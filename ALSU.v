==> flow/design.v <==
module ALSU(A, B, cin, serial_in, red_op_A, red_op_B, opcode, bypass_A, bypass_B, clk, rst, direction, leds, out);
parameter INPUT_PRIORITY = "A";
parameter FULL_ADDER = "ON";
input clk, rst, red_op_A, red_op_B, bypass_A, bypass_B, direction, serial_in;
input signed cin;
input [2:0] opcode;
input signed [2:0] A, B;
output reg [15:0] leds;
output reg signed [5:0] out;
reg cin_reg, red_op_A_reg, red_op_B_reg, bypass_A_reg, bypass_B_reg, direction_reg, serial_in_reg;
reg [2:0] opcode_reg, A_reg, B_reg;
wire invalid_red_op, invalid_opcode, invalid;
assign invalid_red_op = (red_op_A_reg | red_op_B_reg) & (opcode_reg[1] | opcode_reg[2]);
assign invalid_opcode = opcode_reg[1] & opcode_reg[2];
assign invalid = invalid_red_op | invalid_opcode;
always @(posedge clk or posedge rst) begin
  if(rst) begin
     cin_reg <= 0;
     red_op_B_reg <= 0;
     red_op_A_reg <= 0;
     bypass_B_reg <= 0;
     bypass_A_reg <= 0;
     direction_reg <= 0;
     serial_in_reg <= 0;
     opcode_reg <= 0;
     A_reg <= 0;
     B_reg <= 0;
  end else begin
     cin_reg <= cin;
     red_op_B_reg <= red_op_B;
     red_op_A_reg <= red_op_A;
     bypass_B_reg <= bypass_B;
     bypass_A_reg <= bypass_A;
     direction_reg <= direction;
     serial_in_reg <= serial_in;
     opcode_reg <= opcode;
     A_reg <= A;
     B_reg <= B;
  end
end
always @(posedge clk or posedge rst) begin
  if(rst) begin
     leds <= 0;
  end else begin
      if (invalid)
        leds <= ~leds;
      else
        leds <= 0;
  end
end
always @(posedge clk or posedge rst) begin
  if(rst) begin
    out <= 0;
  end
  else begin
    if (invalid) 
        out <= 0;
    else if (bypass_A_reg && bypass_B_reg)
      out <= (INPUT_PRIORITY == "A")? A_reg: B_reg;
    else if (bypass_A_reg)
      out <= A_reg;
    else if (bypass_B_reg)
      out <= B_reg;
    else begin
        case (opcode_reg)
          3'h0: begin                                    
            if (red_op_A_reg && red_op_B_reg)
              out = (INPUT_PRIORITY == "A")? |A_reg: |B_reg;
            else if (red_op_A_reg) 
              out <= |A_reg;
            else if (red_op_B_reg)
              out <= |B_reg;
            else 
              out <= A_reg | B_reg;
          end
          3'h1: begin
            if (red_op_A_reg && red_op_B_reg)            
              out <= (INPUT_PRIORITY == "A")? ^A_reg: ^B_reg;
            else if (red_op_A_reg) 
              out <= ^A_reg;
            else if (red_op_B_reg)
              out <= ^B_reg;
            else 
              out <= A_reg ^ B_reg;
          end
          3'h2: out <= A_reg + B_reg +cin_reg;           
          3'h3: out <= A_reg * B_reg;
          3'h4: begin
            if (direction_reg)
              out <= {out[4:0], serial_in_reg};
            else
              out <= {serial_in_reg, out[5:1]};
          end
          3'h5: begin
            if (direction_reg)
              out <= {out[4:0], out[5]};
            else
              out <= {out[0], out[5:1]};
          end
        endcase
    end 
  end
end
endmodule
## Reports on ALSU

What the tools print for ALSU, step after step.
Line numbers count from 1 in the design file above.
The mark - stands for no value.

| design | value |
|---|---|
| top | ALSU |
| clock | clk |
| standard-cell library | sky130hd |
| library corner | tt_025C_1v80 |

## Word level

Counts by Yosys on the flattened word-level netlist (proc, flatten, opt, wreduce; memories kept). Register bits leave out memories and registers merged into their read ports (data or address). Print and check cells are left out. Cells with the same type and inputs are merged into one.

| bit counts | value |
|---|---|
| register bits after elaboration | 38 |
| memory bits (read-only) | 0 |
| output and inout port bits | 22 |
| memories kept | 0 |
| bits in latches | 0 |
| word width x clocked read ports | 0 |
| memory bits (writable) | 0 |

| cells by class | value |
|---|---|
| magnitude comparators | 0 |
| div/mod/pow operators | 0 |
| $add $sub $neg | 2 |
| bitwise operators | 8 |
| shifts and indexed selects | 0 |
| multiplexer cells | 14 |
| eq/ne operators | 5 |
| reductions and logical operators | 8 |
| multiply operators | 1 |

Operators by type and width:

| cell | number |
|---|---|
| parallel mux 6 bit (select 6 bit) | 1 |
| 2-to-1 mux 6 bit | 6 |
| multiplier 3 x 3 -> 6 bit | 1 |
| 2-to-1 mux 3 bit | 6 |
| NOT 16 bit | 1 |
| 2-to-1 mux 16 bit | 1 |
| nonzero test 10 bit | 1 |
| == test 3 x 2 -> 1 bit (second input constant) | 2 |
| == test 3 bit (second input constant) | 2 |
| OR reduction 3 bit | 2 |
| parity 3 bit | 2 |
| adder 4 x 1 -> 5 bit | 1 |
| adder 3 x 3 -> 4 bit | 1 |
| OR 1 bit | 3 |
| == test 3 x 1 -> 1 bit (second input constant) | 1 |
| OR 3 bit | 1 |
| bitwise XOR 3 bit | 1 |
| logical NOT 3 bit | 1 |
| AND 1 bit | 2 |
| logical AND 1 bit | 2 |

## Longest topological paths

Yosys ltp: most cells in a row. Word level: on the elaborated netlist, between registers, memories and ports. Mapped: between sequential cells and ports; inverters and the memories' decode and read muxes count.

| depth | value |
|---|---|
| word-level depth | 9 |
| ABC_AREA | 0 |
| gate-level depth with buffers | 9 |

## Synthesis result

Source: synth_stat.txt of the flow (Yosys; design flattened, memories mapped). It holds for the ABC_AREA given above (unset counts as 0); a run with the other value may have another netlist.
The area totals of this step are shown rounded.

| synthesis totals | value |
|---|---|
| sequential area | 0.00095 mm² |
| flip-flop cells | 38 |
| cells in the netlist | 170 |
| buffer cells | 7 |
| mapped area | 0.0019 mm² |

Cell types:

| type | number | total area (µm²) |
|---|---|---|
| sky130_fd_sc_hd__dfrtp_1 | 38 | 950.912 |
| sky130_fd_sc_hd__ha_1 | 15 | 187.68 |
| sky130_fd_sc_hd__nor2_1 | 30 | 112.608 |
| sky130_fd_sc_hd__fa_1 | 3 | 60.058 |
| sky130_fd_sc_hd__mux2i_1 | 5 | 50.048 |
| sky130_fd_sc_hd__a21oi_1 | 9 | 45.043 |
| sky130_fd_sc_hd__xnor2_1 | 4 | 35.034 |
| sky130_fd_sc_hd__inv_1 | 8 | 30.029 |
| sky130_fd_sc_hd__nand2_1 | 7 | 26.275 |
| sky130_fd_sc_hd__nor2b_1 | 4 | 25.024 |
| sky130_fd_sc_hd__a21o_1 | 3 | 22.522 |
| sky130_fd_sc_hd__buf_6 | 2 | 22.522 |
| sky130_fd_sc_hd__nor3b_1 | 3 | 22.522 |
| sky130_fd_sc_hd__o211a_1 | 2 | 20.019 |
| sky130_fd_sc_hd__o32a_1 | 2 | 20.019 |
| sky130_fd_sc_hd__a211oi_1 | 2 | 15.014 |
| sky130_fd_sc_hd__buf_4 | 2 | 15.014 |
| sky130_fd_sc_hd__a211oi_2 | 1 | 12.512 |

Not listed: further types 26, cells in them 30.

## Timing after synthesis

OpenSTA on the mapped netlist: ideal clock, no wires. The path of least setup slack (recovery checks aside). Input and output delay are each 20% of the period. Register names are those of the netlist, which keeps one name where synthesis merged equal registers.

| timing after synthesis | value |
|---|---|
| path kind | reg-to-reg |
| from | reg A_reg[1] |
| to | reg out[3] |
| setup slack | 1738 ps |
| delay of the path | 2162 ps |
| launch time at the first pin | 0 ps |
| driving pins on the path | 9 |
| clock period | 3900 ps |
| data arrival time | 2090 ps |
| required time | 3828 ps |
| period reached after synthesis | 2162 ps |

"delay of the path" = arrival - input delay + setup time.
"driving pins on the path" counts driving pins, that of a launching flip-flop among them; a cell with two outputs on the path counts twice.
"period reached after synthesis" is the clock period less the worst setup slack; recovery checks do not enter. This is arithmetic on one report: input and output delays are still those of the set period (20% each).
Between the ends stands the longest chain of elaborated cells between them, by number of cells; it is not shown to be the way that was timed. Of several equally long chains one is given.
Each line given opens the expression or statement behind the cell; cells for indexed reads and writes are added by Yosys, which also makes memories of some case tables.
A register here has more assigning lines than the two given.

| on the way, after synthesis | value |
|---|---|
| path through | sky130_fd_sc_hd__dfrtp_1 > sky130_fd_sc_hd__ha_1 > sky130_fd_sc_hd__xnor2_1 > sky130_fd_sc_hd__ha_1 > sky130_fd_sc_hd__ha_1 > sky130_fd_sc_hd__fa_1 > sky130_fd_sc_hd__nor2b_1 > sky130_fd_sc_hd__o32a_1 > sky130_fd_sc_hd__nor2_1 |
| cells in the longest elaborated chain | 7 |
| elaborated cells on any way between the ends | 8 |
| those cells by class | add/sub: 2; mul: 1; mux: 5 |

Ends and longest elaborated chain, after synthesis:

| element | RTL line | source |
|---|---|---|
| from (decl) | 11 | `reg [2:0] opcode_reg, A_reg, B_reg;` |
| from (assign) | 26 | `A_reg <= 0;` |
| from (assign) | 37 | `A_reg <= A;` |
| adder 3 x 3 -> 4 bit | 86 | `3'h2: out <= A_reg + B_reg +cin_reg;` |
| adder 4 x 1 -> 5 bit | 86 |  |
| parallel mux 6 bit (select 6 bit) | 65 | `case (opcode_reg)` |
| 2-to-1 mux 6 bit | 62 | `else if (bypass_B_reg)` |
| 2-to-1 mux 6 bit | 60 | `else if (bypass_A_reg)` |
| 2-to-1 mux 6 bit | 58 | `else if (bypass_A_reg && bypass_B_reg)` |
| 2-to-1 mux 6 bit | 56 | `if (invalid)` |
| to (assign) | 59 | `out <= (INPUT_PRIORITY == "A")? A_reg: B_reg;` |
| to (assign) | 61 | `out <= A_reg;` |
| to (decl) | 9 | `output reg signed [5:0] out;` |

## Timing after layout

From the final timing report of run 1: the path of least setup slack in the routed layout; clock arrival at registers is part of the times.
The path's times are printed in steps of 10 ps; the period is the one set.

| timing post-layout | value |
|---|---|
| path kind | reg-to-reg |
| from | reg B_reg[1] |
| to | reg out[3] |
| setup slack | -240 ps |
| launch time at the first pin | 330 ps |
| driving pins on the path | 9 |
| data arrival time | 2470 ps |
| clock period | 1940 ps |
| required time | 2230 ps |

Between the ends stands the longest chain of elaborated cells between them, by number of cells; it is not shown to be the way that was timed. Of several equally long chains one is given.
A register here has more assigning lines than the two given.

| on the way, post-layout | value |
|---|---|
| path through | sky130_fd_sc_hd__dfrtp_1 > sky130_fd_sc_hd__ha_2 > sky130_fd_sc_hd__xnor2_2 > sky130_fd_sc_hd__ha_1 > sky130_fd_sc_hd__ha_2 > sky130_fd_sc_hd__fa_1 > sky130_fd_sc_hd__nor2b_1 > sky130_fd_sc_hd__o32a_1 > sky130_fd_sc_hd__nor2_1 |
| cells in the longest elaborated chain | 7 |
| elaborated cells on any way between the ends | 8 |
| those cells by class | add/sub: 2; mul: 1; mux: 5 |

Ends and longest elaborated chain, post-layout:

| element | RTL line | source |
|---|---|---|
| from (decl) | 11 | `reg [2:0] opcode_reg, A_reg, B_reg;` |
| from (assign) | 27 | `B_reg <= 0;` |
| from (assign) | 38 | `B_reg <= B;` |
| adder 3 x 3 -> 4 bit | 86 | `3'h2: out <= A_reg + B_reg +cin_reg;` |
| adder 4 x 1 -> 5 bit | 86 |  |
| parallel mux 6 bit (select 6 bit) | 65 | `case (opcode_reg)` |
| 2-to-1 mux 6 bit | 62 | `else if (bypass_B_reg)` |
| 2-to-1 mux 6 bit | 60 | `else if (bypass_A_reg)` |
| 2-to-1 mux 6 bit | 58 | `else if (bypass_A_reg && bypass_B_reg)` |
| 2-to-1 mux 6 bit | 56 | `if (invalid)` |
| to (assign) | 59 | `out <= (INPUT_PRIORITY == "A")? A_reg: B_reg;` |
| to (assign) | 61 | `out <= A_reg;` |
| to (decl) | 9 | `output reg signed [5:0] out;` |

Subject: flow runs of ALSU

Hi,

Design ALSU on sky130hd. What follows are 2 stored runs of the flow, each under its own settings; their order means nothing. The constraints put input and output delay at 20% of the set period each and load the outputs with 0.01 pF.
"allowed time less slack (worst setup path)" means the part of the period allowed to the worst setup path (the constraints hold back 20% at inputs and 20% at outputs) less its slack; where the path has registers, the arrival times of their clocks count too.
By "total power after layout" is meant OpenSTA's value without simulated activity: inputs other than the clock are taken to toggle once in ten clock periods, and the tool carries that through the logic.
"allowed time less slack (worst setup path)" is given in steps of 10 ps.
Measured values are rounded.
Among the settings, -- means not set for that run.

| run | period_ns | CORE_UTILIZATION | SETUP_SLACK_MARGIN | PLACE_DENSITY | CELL_PAD_IN_SITES_DETAIL_PLACEMENT | CTS_CLUSTER_SIZE | CAP_MARGIN | SLEW_MARGIN | MIN_ROUTING_LAYER | MAX_ROUTING_LAYER | CORE_MARGIN | PLACE_DENSITY_LB_ADDON | CELL_PAD_IN_SITES_GLOBAL_PLACEMENT | TNS_END_PERCENT | ABC_AREA | GPL_TIMING_DRIVEN | standard-cell area after layout (mm²) | post-route setup TNS (ps) | netlist area reported by Yosys (mm²) | worst slack on setup checks (ps) | allowed time less slack (worst setup path) (ps) | worst setup path kind | total power after layout (µW) | full die area (mm²) |
|---|---|---|---|---|---|---|---|---|---|---|---|---|---|---|---|---|---|---|---|---|---|---|---|---|
| run 1 | 1.94 | 63 | 0.15 | 0.41 | 0 | 29 | 10 | 5 | met1 | met5 | 2 | -- | -- | -- | -- | -- | 0.0025 | -680 | 0.0019 | -240 | 2180 | reg-to-reg | 1700 | 0.0035 |
| run 2 | 1.94 | 27 | 0.54 | -- | -- | 90 | 20 | 25 | -- | -- | 2 | 0.25 | 3 | 25 | 1 | 0 | 0.0026 | -98 | 0.0019 | -58 | 2000 | reg-to-reg | 1800 | 0.0078 |

Regards
