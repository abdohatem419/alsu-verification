==> flow/design.v <==
module ALSU_GM(clk,rst,A,B,Cin,serial_in,red_op_A,red_op_B,opcode,bypass_A,bypass_B,direction,leds,out);
input clk,rst,serial_in,red_op_A,red_op_B,bypass_A,bypass_B,direction;
input signed Cin;
input signed [2:0]A,B;
input [2:0] opcode;
output reg [15:0]leds;
output  reg signed [5:0]out;
reg Cin_reg,serial_in_reg,red_op_A_reg,red_op_B_reg,bypass_A_reg,bypass_B_reg,direction_reg;
reg [2:0]A_reg,B_reg,opcode_reg;
parameter INPUT_PRIORITY ="A" ;
parameter FULL_ADDER="ON";
always@(posedge clk or posedge rst)begin
    if(rst)begin
        serial_in_reg<=0;
        red_op_A_reg <=0;
        red_op_B_reg <=0;
        bypass_A_reg <=0;
        bypass_B_reg <=0;
        direction_reg<=0;
        A_reg        <=0;
        B_reg        <=0;   
        opcode_reg   <=0;
        Cin_reg      <=0;
    end
    else begin
        serial_in_reg<=serial_in;
        red_op_A_reg <=red_op_A;
        red_op_B_reg <=red_op_B;
        bypass_A_reg <=bypass_A;
        bypass_B_reg <=bypass_B;
        direction_reg<=direction;
        A_reg        <=A;
        B_reg        <=B;   
        opcode_reg   <=opcode;
        Cin_reg      <=Cin;
    end
end
always@(posedge clk or posedge rst)begin
    if(rst)begin
        leds         <=0;
        out          <=0;
    end
    else begin
        if((opcode_reg==3'b110||opcode_reg==3'b111)||((red_op_A_reg==1||red_op_B_reg==1)&&(opcode_reg!=3'b000&&opcode_reg!=3'b001)))begin
            leds<=leds^16'hFFFF;
            out<=0;
        end
        else if(bypass_A_reg||bypass_B_reg) begin
            if(bypass_A_reg&&bypass_B_reg)begin
                if(INPUT_PRIORITY == "A" )begin
                    out<=A_reg;
                end
                else if(INPUT_PRIORITY == "B")begin
                    out<=B_reg;
                end
            end
            else if(bypass_A_reg)begin
                out<=A_reg;
            end
            else if(bypass_B_reg)begin
                out<=B_reg;
            end
    end
    else begin
        case (opcode_reg)
            3'b000:begin
                if(red_op_A_reg||red_op_B_reg)begin
                    if(red_op_A_reg&&red_op_B_reg)begin
                        if(INPUT_PRIORITY=="A")out<=|A_reg;
                        else if(INPUT_PRIORITY=="B")out<=|B_reg;
                    end
                     else if(red_op_A)out<=|A_reg;
                     else if(red_op_B)out<=|B_reg;
                end
                else begin
                    out<=A_reg|B_reg;
                end
            end
            3'b001:begin
                if(red_op_A_reg||red_op_B_reg)begin
                    if(red_op_A_reg&&red_op_B_reg)begin
                        if(INPUT_PRIORITY=="A")out<=^A_reg;
                        else if(INPUT_PRIORITY=="B")out<=^B_reg;
                    end
                     else if(red_op_A)out<=^A_reg;
                     else if(red_op_B)out<=^B_reg;
                end
                else begin
                    out<=A_reg^B_reg;
                end
            end
            3'b010:begin
                     if(FULL_ADDER=="ON")begin
                        out<=A_reg+B_reg+Cin_reg;
                     end
                     else if(FULL_ADDER=="OFF")begin
                        out<=A_reg+B_reg;
                     end   
            end
            3'b011:begin
                out<=A_reg*B_reg;
            end
            3'b100:begin
                     if(direction_reg)begin
                        out<={out[4:0],serial_in_reg};
                     end
                     else begin
                        out<={serial_in_reg,out[5:1]};
                     end
            end
            3'b101:begin
                     if(direction_reg)begin
                        out<={out[4:0],out[5]};
                     end
                     else begin
                        out<={out[0],out[5:1]};
                     end
            end 
        endcase
    end
end
end
endmodule
### Reports on ALSU_GM

The steps from the RTL of ALSU_GM to its reports follow in flow order.
Line numbers count from 1 in the design file above.
Library cell names are shortened.
A cell with - has no value.

| set-up | value |
|---|---|
| design top | ALSU_GM |
| clock | clk |
| library | sky130hd |
| library corner | tt_025C_1v80 |

### After elaboration

Source: Yosys, flattened and elaborated, memories not mapped. Widths are those after wreduce. Registers that Yosys merges into a memory's read port (data or address) are not register bits. Print and check cells do not count. Equal cells are merged and count once.

| bit counts | value |
|---|---|
| register bits | 38 |
| input port bits | 18 |
| output and inout bits | 22 |
| cells after elaboration | 61 |

| cells by class | value |
|---|---|
| add/subtract/negate cells | 2 |
| $mul | 1 |
| eq/ne operators | 11 |
| mux-type cells | 16 |
| bitwise logic cells | 3 |
| reductions and logical operators | 16 |

Operators by type and width:

| operator | count |
|---|---|
| 6-bit 2-to-1 mux | 15 |
| 6-bit parallel mux with 6-bit select | 1 |
| 3-bit by 3-bit multiplier with 6-bit output | 1 |
| 16-bit NOT | 1 |
| 7-bit inequality test (second input constant) | 2 |
| 3-bit equality test (second input constant) | 4 |
| 8-bit nonzero test | 1 |
| 3-bit by 2-bit equality test with 1-bit output (second input constant) | 2 |
| 3-bit OR reduction | 2 |
| 3-bit parity | 2 |
| 4-bit by 1-bit adder with 5-bit output | 1 |
| 5-bit by 4-bit inequality test with 1-bit output (second input constant) | 1 |
| 1-bit logical AND | 4 |
| 1-bit logical OR | 4 |
| 3-bit by 3-bit adder with 4-bit output | 1 |
| 4-bit AND reduction | 1 |
| 3-bit by 1-bit equality test with 1-bit output (second input constant) | 1 |
| 3-bit by 1-bit inequality test with 1-bit output (second input constant) | 1 |
| 3-bit bitwise OR | 1 |
| 3-bit bitwise XOR | 1 |
| 3-bit zero test | 1 |
| 3-bit nonzero test | 1 |

### Depth

Yosys ltp: most cells in a row. Word level: on the elaborated netlist, between registers, memories and ports. Mapped: between sequential cells and ports; inverters and the memories' decode and read muxes count.

| logic depth | value |
|---|---|
| depth after elaboration | 8 |
| ABC_AREA | 0 |
| mapped depth | 9 |
| depth with buffers taken out | 9 |

### Synthesis result

Source: synth_stat.txt of the flow (Yosys; design flattened, memories mapped). It holds for the ABC_AREA given above (unset counts as 0); a run with the other value may have another netlist.
The area totals of this step are shown rounded.

| synthesis totals | value |
|---|---|
| cell count | 180 |
| chip area (Yosys) | 2010 sq um |
| sequential part of the area | 951 sq um |
| mapped flip-flops | 38 |
| buffer cells | 7 |

Cell types:

| type | count | total area (sq um) |
|---|---|---|
| dfrtp_1 | 38 | 950.912 |
| ha_1 | 15 | 187.68 |
| xor2_1 | 19 | 166.41 |
| mux2i_1 | 7 | 70.067 |
| fa_1 | 3 | 60.058 |
| a21oi_1 | 9 | 45.043 |
| nor2_1 | 11 | 41.29 |
| o21ai_0 | 8 | 40.038 |
| inv_1 | 8 | 30.029 |
| nand2_1 | 8 | 30.029 |
| a22o_1 | 3 | 26.275 |
| xnor2_1 | 3 | 26.275 |
| o22ai_1 | 4 | 25.024 |
| nor3b_1 | 3 | 22.522 |
| o31ai_4 | 1 | 21.27 |
| a311o_1 | 2 | 20.019 |
| clkbuf_1 | 5 | 18.768 |
| nand2b_1 | 3 | 18.768 |

Other cell types: 23; their cells: 30.

### Path before layout

OpenSTA on the mapped netlist: ideal clock, no wires. The path of least setup slack (recovery checks aside). Input and output delay are each 20% of the period. Register names are those of the netlist, which keeps one name where synthesis merged equal registers.

| timing post-synthesis | value |
|---|---|
| path kind | register to register |
| start point | register A_reg[1] |
| end point | register out[3] |
| clock period | 4.67 ns |
| setup time | 0.121 ns |
| time at the first pin | 0.000 ns |
| data arrival time | 2.096 ns |
| data required time | 4.549 ns |
| slack | 2.453 ns |
| delay of the path | 2.217 ns |
| stages on the path | 10 |
| path buffers | 0 |
| period reached after synthesis | 2.217 ns |

"delay of the path" = arrival - input delay + setup time.
"stages on the path" counts driving pins, that of a launching flip-flop among them; a cell with two outputs on the path counts twice.
"period reached after synthesis" is the clock period less the worst setup slack; recovery checks do not enter. This is arithmetic on one report: input and output delays are still those of the set period (20% each).
Between the ends stands the longest chain of elaborated cells between them, by number of cells; it is not shown to be the way that was timed. Of several equally long chains one is given.
A line is the first line of the expression or statement that the cell stems from. Yosys adds cells for indexed reads and writes and turns some case tables into memories.
At most two assigning lines are given for a register; there are more.

| between the ends, post-synthesis | value |
|---|---|
| path through | dfrtp_1 ha_1 xnor2_1 ha_1 ha_1 fa_1 nand2_1 o21ai_0 o2bb2ai_1 a22o_1 |
| length of the longest elaborated chain | 5 |
| elaborated cells between the ends (all ways) | 6 |
| RTL lines with such cells | 5 |
| those cells by class | add/sub (2); mul (1); mux (3) |

RTL lines, path post-synthesis:

| what | line | source |
|---|---|---|
| start: declaration | 9 | `reg [2:0]A_reg,B_reg,opcode_reg;` |
| start: assignment | 20 | `A_reg        <=0;` |
| start: assignment | 32 | `A_reg        <=A;` |
| 3-bit by 3-bit adder with 4-bit output | 94 | `out<=A_reg+B_reg+Cin_reg;` |
| 4-bit by 1-bit adder with 5-bit output | 94 |  |
| 6-bit parallel mux with 6-bit select | 65 | `case (opcode_reg)` |
| 6-bit 2-to-1 mux | 48 | `else if(bypass_A_reg\|\|bypass_B_reg) begin` |
| 6-bit 2-to-1 mux | 44 | `if((opcode_reg==3'b110\|\|opcode_reg==3'b111)\|\|((red_op_A_reg==1\|\|red_op_B_reg==1)&&(opcode_reg!=3'b000&&opcode_ ...` |
| end: assignment | 51 | `out<=A_reg;` |
| end: assignment | 54 | `out<=B_reg;` |
| end: declaration | 7 | `output  reg signed [5:0]out;` |

### Path in the finished layout

From the final timing report of stored run 1: the path of least setup slack in the routed layout; clock arrival at registers is part of the times.

| timing after layout | value |
|---|---|
| path kind | register to register |
| start point | register A_reg[1] |
| end point | register out[3] |
| clock period | 2.64 ns |
| setup time | 0.10 ns |
| time at the first pin | 0.28 ns |
| data arrival time | 2.40 ns |
| data required time | 2.82 ns |
| slack | 0.43 ns |
| stages on the path | 10 |
| path buffers | 0 |

Between the ends stands the longest chain of elaborated cells between them, by number of cells; it is not shown to be the way that was timed. Of several equally long chains one is given.
At most two assigning lines are given for a register; there are more.

| between the ends, after layout | value |
|---|---|
| path through | dfrtp_1 ha_2 xnor2_1 ha_1 ha_4 fa_2 nand2_1 o21ai_1 o2bb2ai_1 a22o_1 |
| length of the longest elaborated chain | 5 |
| elaborated cells between the ends (all ways) | 6 |
| RTL lines with such cells | 5 |
| those cells by class | add/sub (2); mul (1); mux (3) |

RTL lines, path after layout:

| what | line | source |
|---|---|---|
| start: declaration | 9 | `reg [2:0]A_reg,B_reg,opcode_reg;` |
| start: assignment | 20 | `A_reg        <=0;` |
| start: assignment | 32 | `A_reg        <=A;` |
| 3-bit by 3-bit adder with 4-bit output | 94 | `out<=A_reg+B_reg+Cin_reg;` |
| 4-bit by 1-bit adder with 5-bit output | 94 |  |
| 6-bit parallel mux with 6-bit select | 65 | `case (opcode_reg)` |
| 6-bit 2-to-1 mux | 48 | `else if(bypass_A_reg\|\|bypass_B_reg) begin` |
| 6-bit 2-to-1 mux | 44 | `if((opcode_reg==3'b110\|\|opcode_reg==3'b111)\|\|((red_op_A_reg==1\|\|red_op_B_reg==1)&&(opcode_reg!=3'b000&&opcode_ ...` |
| end: assignment | 51 | `out<=A_reg;` |
| end: assignment | 54 | `out<=B_reg;` |
| end: declaration | 7 | `output  reg signed [5:0]out;` |

# Flow runs of ALSU_GM

Stored flow runs of ALSU_GM (2 of them; Yosys, OpenROAD, sky130hd). They differ in their settings and are not a sequence. Constraints: input delay and output delay 20% of the set period each, output load 0.01 pF.
"clock period achieved": clock period set for the run, less the worst setup slack. It is reckoned from that one timing run; input and output delays stay at 20% of the period that was set.
"time of the worst setup path" is the time allowed to the run's worst setup path (the clock period less input and output delay, where it has them) less its slack. Clock arrival times count: a late capture clock shortens it, a late launch clock lengthens it.
By "total power of the final layout" is meant OpenSTA's value without simulated activity: inputs other than the clock are taken to toggle once in ten clock periods, and the tool carries that through the logic.
Measured values are rounded.

#### Stored run 1

| setting | value |
|---|---|
| period_ns | `2.64` |
| CORE_UTILIZATION | `50` |
| SETUP_SLACK_MARGIN | `0.66` |
| PLACE_DENSITY_LB_ADDON | `0.23` |
| CELL_PAD_IN_SITES_GLOBAL_PLACEMENT | `0` |
| ABC_AREA | `0` |
| GPL_TIMING_DRIVEN | `1` |
| CTS_CLUSTER_SIZE | `79` |
| CAP_MARGIN | `10` |
| SLEW_MARGIN | `15` |
| MIN_ROUTING_LAYER | `met2` |
| CORE_MARGIN | `2` |

| result | value |
|---|---|
| post-synthesis cell area | 2010 sq um |
| area inside the die boundary | 4550 sq um |
| standard-cell area after layout | 2700 sq um |
| post-route utilization | 0.684 |
| setup slack of the worst path | 0.426 ns |
| summed negative setup slack | 0.000 ns |
| total power of the final layout | 0.00196 W |
| clock period achieved | 2.214 ns |
| time of the worst setup path | 2.21 ns |
| type of the worst setup path | register to register |

#### Stored run 2

| setting | value |
|---|---|
| period_ns | `1.82` |
| CORE_UTILIZATION | `38` |
| SETUP_SLACK_MARGIN | `0.48` |
| CELL_PAD_IN_SITES_DETAIL_PLACEMENT | `0` |
| ABC_AREA | `1` |
| CTS_CLUSTER_DIAMETER | `278` |
| CAP_MARGIN | `40` |
| CORE_MARGIN | `2` |
| SLEW_MARGIN | `20` |

| result | value |
|---|---|
| post-synthesis cell area | 2070 sq um |
| area inside the die boundary | 6040 sq um |
| standard-cell area after layout | 2920 sq um |
| post-route utilization | 0.564 |
| setup slack of the worst path | -0.230 ns |
| summed negative setup slack | -0.622 ns |
| total power of the final layout | 0.00285 W |
| clock period achieved | 2.050 ns |
| time of the worst setup path | 2.05 ns |
| type of the worst setup path | register to register |
